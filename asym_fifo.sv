==> flow/design.v <==
`timescale 1ns / 1ps
module asym_fifo
    #(parameter ADDR_WIDTH = 3, DATA_WIDTH = 4)(
    input logic clk, reset,
    input logic wr, rd,
    input logic [(2 * DATA_WIDTH) - 1: 0] w_data,
    output logic [DATA_WIDTH - 1: 0] r_data,
    output logic full, empty
    );
    logic [ADDR_WIDTH - 1: 0] w_addr, r_addr;
    reg_file #(.ADDR_WIDTH(ADDR_WIDTH),.DATA_WIDTH(DATA_WIDTH)) r_file_unit (
        .w_en(wr & !full),
        .*
    );
    fifo_ctrl #(.ADDR_WIDTH(ADDR_WIDTH)) ctrl_unit (
        .*
    );
endmodule
`timescale 1ns / 1ps
module fifo_ctrl
    #(parameter ADDR_WIDTH = 3)(
    input logic clk, reset,
    input logic wr, rd,
    output logic full, empty,
    output logic [ADDR_WIDTH - 1: 0] w_addr,
    output logic [ADDR_WIDTH - 1: 0] r_addr
    );
    logic [ADDR_WIDTH - 1: 0] wr_ptr, wr_ptr_next;
    logic [ADDR_WIDTH - 1: 0] rd_ptr, rd_ptr_next;
    logic full_next, empty_next;
    always_ff @(posedge clk, posedge reset)
    begin
        if(reset)
            begin
                wr_ptr <= 0;
                rd_ptr <= 0;
                full <= 0;
                empty <= 1;
            end
        else
            begin
                wr_ptr <= wr_ptr_next;
                rd_ptr <= rd_ptr_next;
                full <= full_next;
                empty <= empty_next;
            end
    end
    always_comb
    begin
    wr_ptr_next = wr_ptr;
    rd_ptr_next = rd_ptr;
    full_next = full;
    empty_next = empty;
    unique case({wr, rd})
        2'b01:  
            begin
                if(!empty)
                    begin
                        if(wr_ptr - rd_ptr_next >= 2)  
                            full_next = 1'b0;
                        rd_ptr_next = rd_ptr + 1;
                        if(rd_ptr_next == wr_ptr)
                            empty_next = 1'b1;
                    end
            end
        2'b10:  
            begin
                if(!full)
                    begin
                        empty_next = 1'b0;
                        wr_ptr_next = wr_ptr + 2;    
                        if(wr_ptr_next == rd_ptr) 
                            full_next = 1'b1;
                    end   
            end
        2'b11:  
            begin
                if(empty)
                    begin
                        empty_next = 1'b0;       
                        wr_ptr_next = wr_ptr + 2;
                        rd_ptr_next = rd_ptr;   
                    end
                else
                    begin
                        rd_ptr_next = rd_ptr + 1;
                        if(wr_ptr - rd_ptr_next > 1) 
                            full_next = 1'b0;
                        if(rd_ptr_next == wr_ptr)
                            empty_next = 1'b1;
                        if(!full)
                            begin
                                empty_next = 1'b0;
                                wr_ptr_next = wr_ptr + 2;  
                                if(wr_ptr_next == rd_ptr) 
                                    full_next = 1'b1;
                            end
                    end
            end
        default: ; 
    endcase 
    end
    assign w_addr = wr_ptr;
    assign r_addr = rd_ptr;
endmodule
`timescale 1ns / 1ps
module reg_file
    #(parameter ADDR_WIDTH = 2, DATA_WIDTH = 4)(
    input logic clk,
    input logic w_en,
    input logic [ADDR_WIDTH - 1: 0] r_addr,
    input logic [ADDR_WIDTH - 1: 0] w_addr,    
    input logic [(2 * DATA_WIDTH) - 1: 0] w_data,    
    output logic [DATA_WIDTH - 1: 0] r_data 
    );
    logic [ DATA_WIDTH - 1: 0] memory [0: (2 ** ADDR_WIDTH) - 1];
    always_ff@(posedge clk)
    begin
        if(w_en)
        begin
            memory[w_addr] <= w_data[((2 * DATA_WIDTH)/2) - 1: 0];                   
            memory[w_addr + 1] <= w_data[(2 * DATA_WIDTH) - 1: (2 * DATA_WIDTH)/2 ]; 
        end
    end
    assign r_data = memory[r_addr];
endmodule
Tool chain data of asym_fifo

What the tools print for asym_fifo, step after step.
Line numbers count from 1 in the design file above.
Operators carry their Yosys type and port widths (W data, S select, Z words).
Library cell names are shortened.
A cell with -- has no value.

Design top: asym_fifo
Clock port: clk
Cell library: sky130hd
Corner: tt_025C_1v80

Word level

Counts by Yosys on the flattened word-level netlist (proc, flatten, opt, wreduce; memories kept). Register bits leave out memories and registers merged into their read ports (data or address). Print and check cells are left out.
Memory sizes are those after Yosys's memory passes, which may raise the word count (mostly to a power of two), join words into wider ones and drop unused or constant bits.

Register bits: 8
Bits in writable memories: 32
Memory cells: 1
Output and inout port bits: 6
Elaborated cells: 56

Add/subtract/negate cells: 5
Order comparisons: 2
Eq/ne operators: 10
Multiplexer cells: 25
Bitwise operators: 1
Reduce/logical cells: 8

Memories:

| memory             | words | width | rd ports | wr ports | line | text |
| r_file_unit.memory | 8     | 4     | 1        | 2        | 116  | `logic [ DATA_WIDTH - 1: 0] memory [0: (2 ** ADDR_WIDTH) - 1];` |

Operator list:

| operator              | number |
| $gt A32 B1 Y1 const B | 1 |
| $ge A32 B2 Y1 const B | 1 |
| $mux W3               | 6 |
| $mux W1               | 14 |
| $ne A2 B2 Y1 const B  | 4 |
| $sub A3 B3 Y4         | 2 |
| $mux W4               | 2 |
| $add A3 B1 Y3 const B | 2 |
| $eq A3 B3 Y1          | 2 |
| $pmux W3 S2           | 1 |
| $pmux W1 S3           | 2 |
| $eq A2 B2 Y1 const B  | 2 |
| $reduce_and A2 Y1     | 2 |
| $reduce_bool A2 Y1    | 2 |
| $reduce_and A4 Y1     | 1 |
| $add A3 B2 Y3 const B | 1 |
| $reduce_bool A3 Y1    | 1 |
| $eq A2 B1 Y1 const B  | 1 |
| $ne A2 B1 Y1 const B  | 1 |
| $reduce_or A2 Y1      | 1 |
| $and A1 B1 Y1         | 1 |
| $logic_not A1 Y1      | 1 |

Logic depth

Longest topological path by Yosys (ltp), each cell counted once; first at word level (registers and memories cut), then after technology mapping (sequential cells cut; the memories' decode and read muxes count).

Depth in word-level cells: 8
ABC_AREA: 0
Gate-level depth with buffers: 8

Mapped cells and area

Yosys stat after the flow's synthesis: flattened, memories mapped to cells. It holds for the ABC_AREA given above (unset counts as 0); a run with the other value may have another netlist.
The area totals of this step are shown rounded.

Cell count: 144
Synthesis area: 0.00206 sq mm
Sequential area: 0.00114 sq mm
Flip-flop cells: 39
Buffer cells: 4

Cells by type:

| type     | number | total area (sq um) |
| edfxtp_1 | 32     | 960.922 |
| mux2_2   | 17     | 191.434 |
| mux4_2   | 8      | 180.173 |
| dfrtp_1  | 6      | 150.144 |
| ha_1     | 9      | 112.608 |
| nand2_1  | 25     | 93.84 |
| inv_1    | 13     | 48.797 |
| xnor2_1  | 5      | 43.792 |
| fa_1     | 2      | 40.038 |
| xnor2_4  | 1      | 27.526 |
| dfstp_2  | 1      | 26.275 |
| a21oi_1  | 5      | 25.024 |
| o32ai_2  | 1      | 16.266 |
| buf_4    | 2      | 15.014 |
| clkbuf_8 | 1      | 13.763 |
| o31ai_2  | 1      | 12.512 |
| buf_6    | 1      | 11.261 |
| mux2i_1  | 1      | 10.01 |

Other cell types: 11; their cells: 13.
By module: a second synthesis without flattening, with its own total; a netlist apart from the flattened one above.

Cell total of the unflattened synthesis: 171
Area (unflattened synthesis): 0.00234 sq mm

Rows give one instance, submodules left out.

Modules:

| module                    | times used | cells | area (sq mm) |
| reg_file                  | 1          | 108   | 0.00176 |
| fifo_ctrl #(ADDR_WIDTH=3) | 1          | 62    | 0.000563 |
| asym_fifo                 | 1          | 1     | 0.0000138 |

Path before layout

OpenSTA on the mapped netlist: ideal clock, no wires. The path of least setup slack (recovery checks aside). Input and output delay are each 20% of the period. Register names are those of the netlist, which keeps one name where synthesis merged equal registers.

Path type: flip-flop to output port
From: register ctrl_unit.rd_ptr[0]
To: output r_data[0]
Clock period: 2670 ps
Time at the first pin: 0 ps
Arrival time: 1409 ps
Required time: 2136 ps
Path slack: 727 ps
Path delay: 1409 ps
Stages on the path: 6
Buffers on the path: 2
Synthesis period reached: 1943 ps

"path delay" is the arrival time less input delay plus setup time.
At an output port there is no setup time.
"stages on the path" counts driving pins, that of a launching flip-flop among them; a cell with two outputs on the path counts twice.
"synthesis period reached" = period - worst setup slack (recovery checks aside). The figure is calculated, with input and output delays left at 20% of the set period.
Between the ends stands the longest chain of elaborated cells between them, by number of cells; it is not shown to be the way that was timed. Of several equally long chains one is given.
Each line given opens the expression or statement behind the cell; cells for indexed reads and writes are added by Yosys, which also makes memories of some case tables.
A memory read counts as a cell of the chain, while the word-level depth stops at memories.

Cell sequence: dfrtp_1 > buf_4 > clkbuf_8 > mux4_2 > nand2_1 > nand2_1
Cells in the longest elaborated chain: 1
Elaborated cells on any way between the ends: 1

RTL lines, path after synthesis:

| element            | line | text |
| start: declaration | 29   | `logic [ADDR_WIDTH - 1: 0] rd_ptr, rd_ptr_next;` |
| start: assignment  | 36   | `rd_ptr <= 0;` |
| start: assignment  | 43   | `rd_ptr <= rd_ptr_next;` |
| $mem_v2 Z8 W4      | 116  | `logic [ DATA_WIDTH - 1: 0] memory [0: (2 ** ADDR_WIDTH) - 1];` |
| end: declaration   | 7    | `output logic [DATA_WIDTH - 1: 0] r_data,` |

Path in the finished layout

From the final timing report of entry A: the path of least setup slack in the routed layout; clock arrival at registers is part of the times.
The path's times are printed in steps of 10 ps; the period is the one set.

Path type: flip-flop to output port
From: register ctrl_unit.rd_ptr[0]
To: output r_data[2]
Clock period: 1620 ps
Time at the first pin: 280 ps
Arrival time: 1610 ps
Required time: 1300 ps
Path slack: -310 ps
Stages on the path: 6
Buffers on the path: 2

Between the ends stands the longest chain of elaborated cells between them, by number of cells; it is not shown to be the way that was timed. Of several equally long chains one is given.
A memory read counts as a cell of the chain, while the word-level depth stops at memories.

Cell sequence: dfrtp_1 > buf_12 > mux4_2 > nand2_1 > nand2_2 > buf_6
Cells in the longest elaborated chain: 1
Elaborated cells on any way between the ends: 1

RTL lines, path post-layout:

| element            | line | text |
| start: declaration | 29   | `logic [ADDR_WIDTH - 1: 0] rd_ptr, rd_ptr_next;` |
| start: assignment  | 36   | `rd_ptr <= 0;` |
| start: assignment  | 43   | `rd_ptr <= rd_ptr_next;` |
| $mem_v2 Z8 W4      | 116  | `logic [ DATA_WIDTH - 1: 0] memory [0: (2 ** ADDR_WIDTH) - 1];` |
| end: declaration   | 7    | `output logic [DATA_WIDTH - 1: 0] r_data,` |

Lab notebook: asym_fifo

Top module asym_fifo; platform sky130hd; tools Yosys and OpenROAD; 2 stored runs in no particular order. Input and output delays are each 20% of the period that was set; the output load is 0.01 pF.
"achieved period" is the run's clock period less its worst setup slack. It is reckoned from that one timing run; input and output delays stay at 20% of the period that was set.
By "critical setup path time" is meant the share of the clock period that the worst setup path is allowed (20% is reserved at inputs, 20% at outputs), minus its slack. Clock arrival times at its registers enter into it.
"overall power" is the tool's figure for a default switching activity; nothing was simulated.
"critical setup path time" is known to 10 ps.
Results are given in rounded form.

## Entry A

==> flow/run.sh <==
#!/bin/bash
# the make line also repeats the synthesis and layout settings of config.mk as NAME=value (left out here)
make -C /OpenROAD-flow-scripts/flow DESIGN_CONFIG=/design/flow/config.mk WORK_HOME=/design/flow/orfs CLKGATE_MAP_FILE= finish
==> flow/config.mk <==
export PLATFORM = sky130hd
export DESIGN_NAME = asym_fifo
export DESIGN_NICKNAME = asym_fifo
export VERILOG_FILES = /design/flow/design.v
export SDC_FILE = /design/flow/constraint.sdc
export NUM_CORES = 4
export LEC_CHECK = 0
export CAP_MARGIN = 20
export CORE_MARGIN = 2
export CORE_UTILIZATION = 40
export SLEW_MARGIN = 20
==> flow/constraint.sdc <==
create_clock -name core_clock -period 1.62 [get_ports {clk}]
set_input_delay 0.3240 -clock core_clock [delete_from_list [all_inputs] [get_ports {clk}]]
set_output_delay 0.3240 -clock core_clock [all_outputs]
set_load 0.01 [all_outputs]

| result of entry A | value |
|---|---|
| standard-cell area of the final layout | 0.00281 sq mm |
| total negative slack on setup checks | -1490 ps |
| achieved period | 1930 ps |
| die area | 0.00575 sq mm |
| utilization in the final report | 55.7% |
| overall power | 5590 µW |
| setup slack of the worst path | -310 ps |
| critical setup path time | 1610 ps |
| type of the worst setup path | flip-flop to output port |
| synthesized cell area | 0.00206 sq mm |

## Entry B

==> flow/run.sh <==
#!/bin/bash
# the make line also repeats the synthesis and layout settings of config.mk as NAME=value (left out here)
make -C /OpenROAD-flow-scripts/flow DESIGN_CONFIG=/design/flow/config.mk WORK_HOME=/design/flow/orfs CLKGATE_MAP_FILE= finish
==> flow/config.mk <==
export PLATFORM = sky130hd
export DESIGN_NAME = asym_fifo
export DESIGN_NICKNAME = asym_fifo
export VERILOG_FILES = /design/flow/design.v
export SDC_FILE = /design/flow/constraint.sdc
export NUM_CORES = 4
export LEC_CHECK = 0
export CAP_MARGIN = 20
export CELL_PAD_IN_SITES_GLOBAL_PLACEMENT = 3
export CORE_MARGIN = 4
export CORE_UTILIZATION = 55
export HOLD_SLACK_MARGIN = 0.2
export MAX_ROUTING_LAYER = met4
export PLACE_DENSITY_LB_ADDON = 0.12
export SETUP_SLACK_MARGIN = 0.29
export SLEW_MARGIN = 20
export TNS_END_PERCENT = 70
==> flow/constraint.sdc <==
create_clock -name core_clock -period 2.04 [get_ports {clk}]
set_input_delay 0.4080 -clock core_clock [delete_from_list [all_inputs] [get_ports {clk}]]
set_output_delay 0.4080 -clock core_clock [all_outputs]
set_load 0.01 [all_outputs]

Entry B: unfinished; error FLW-0024 in placement
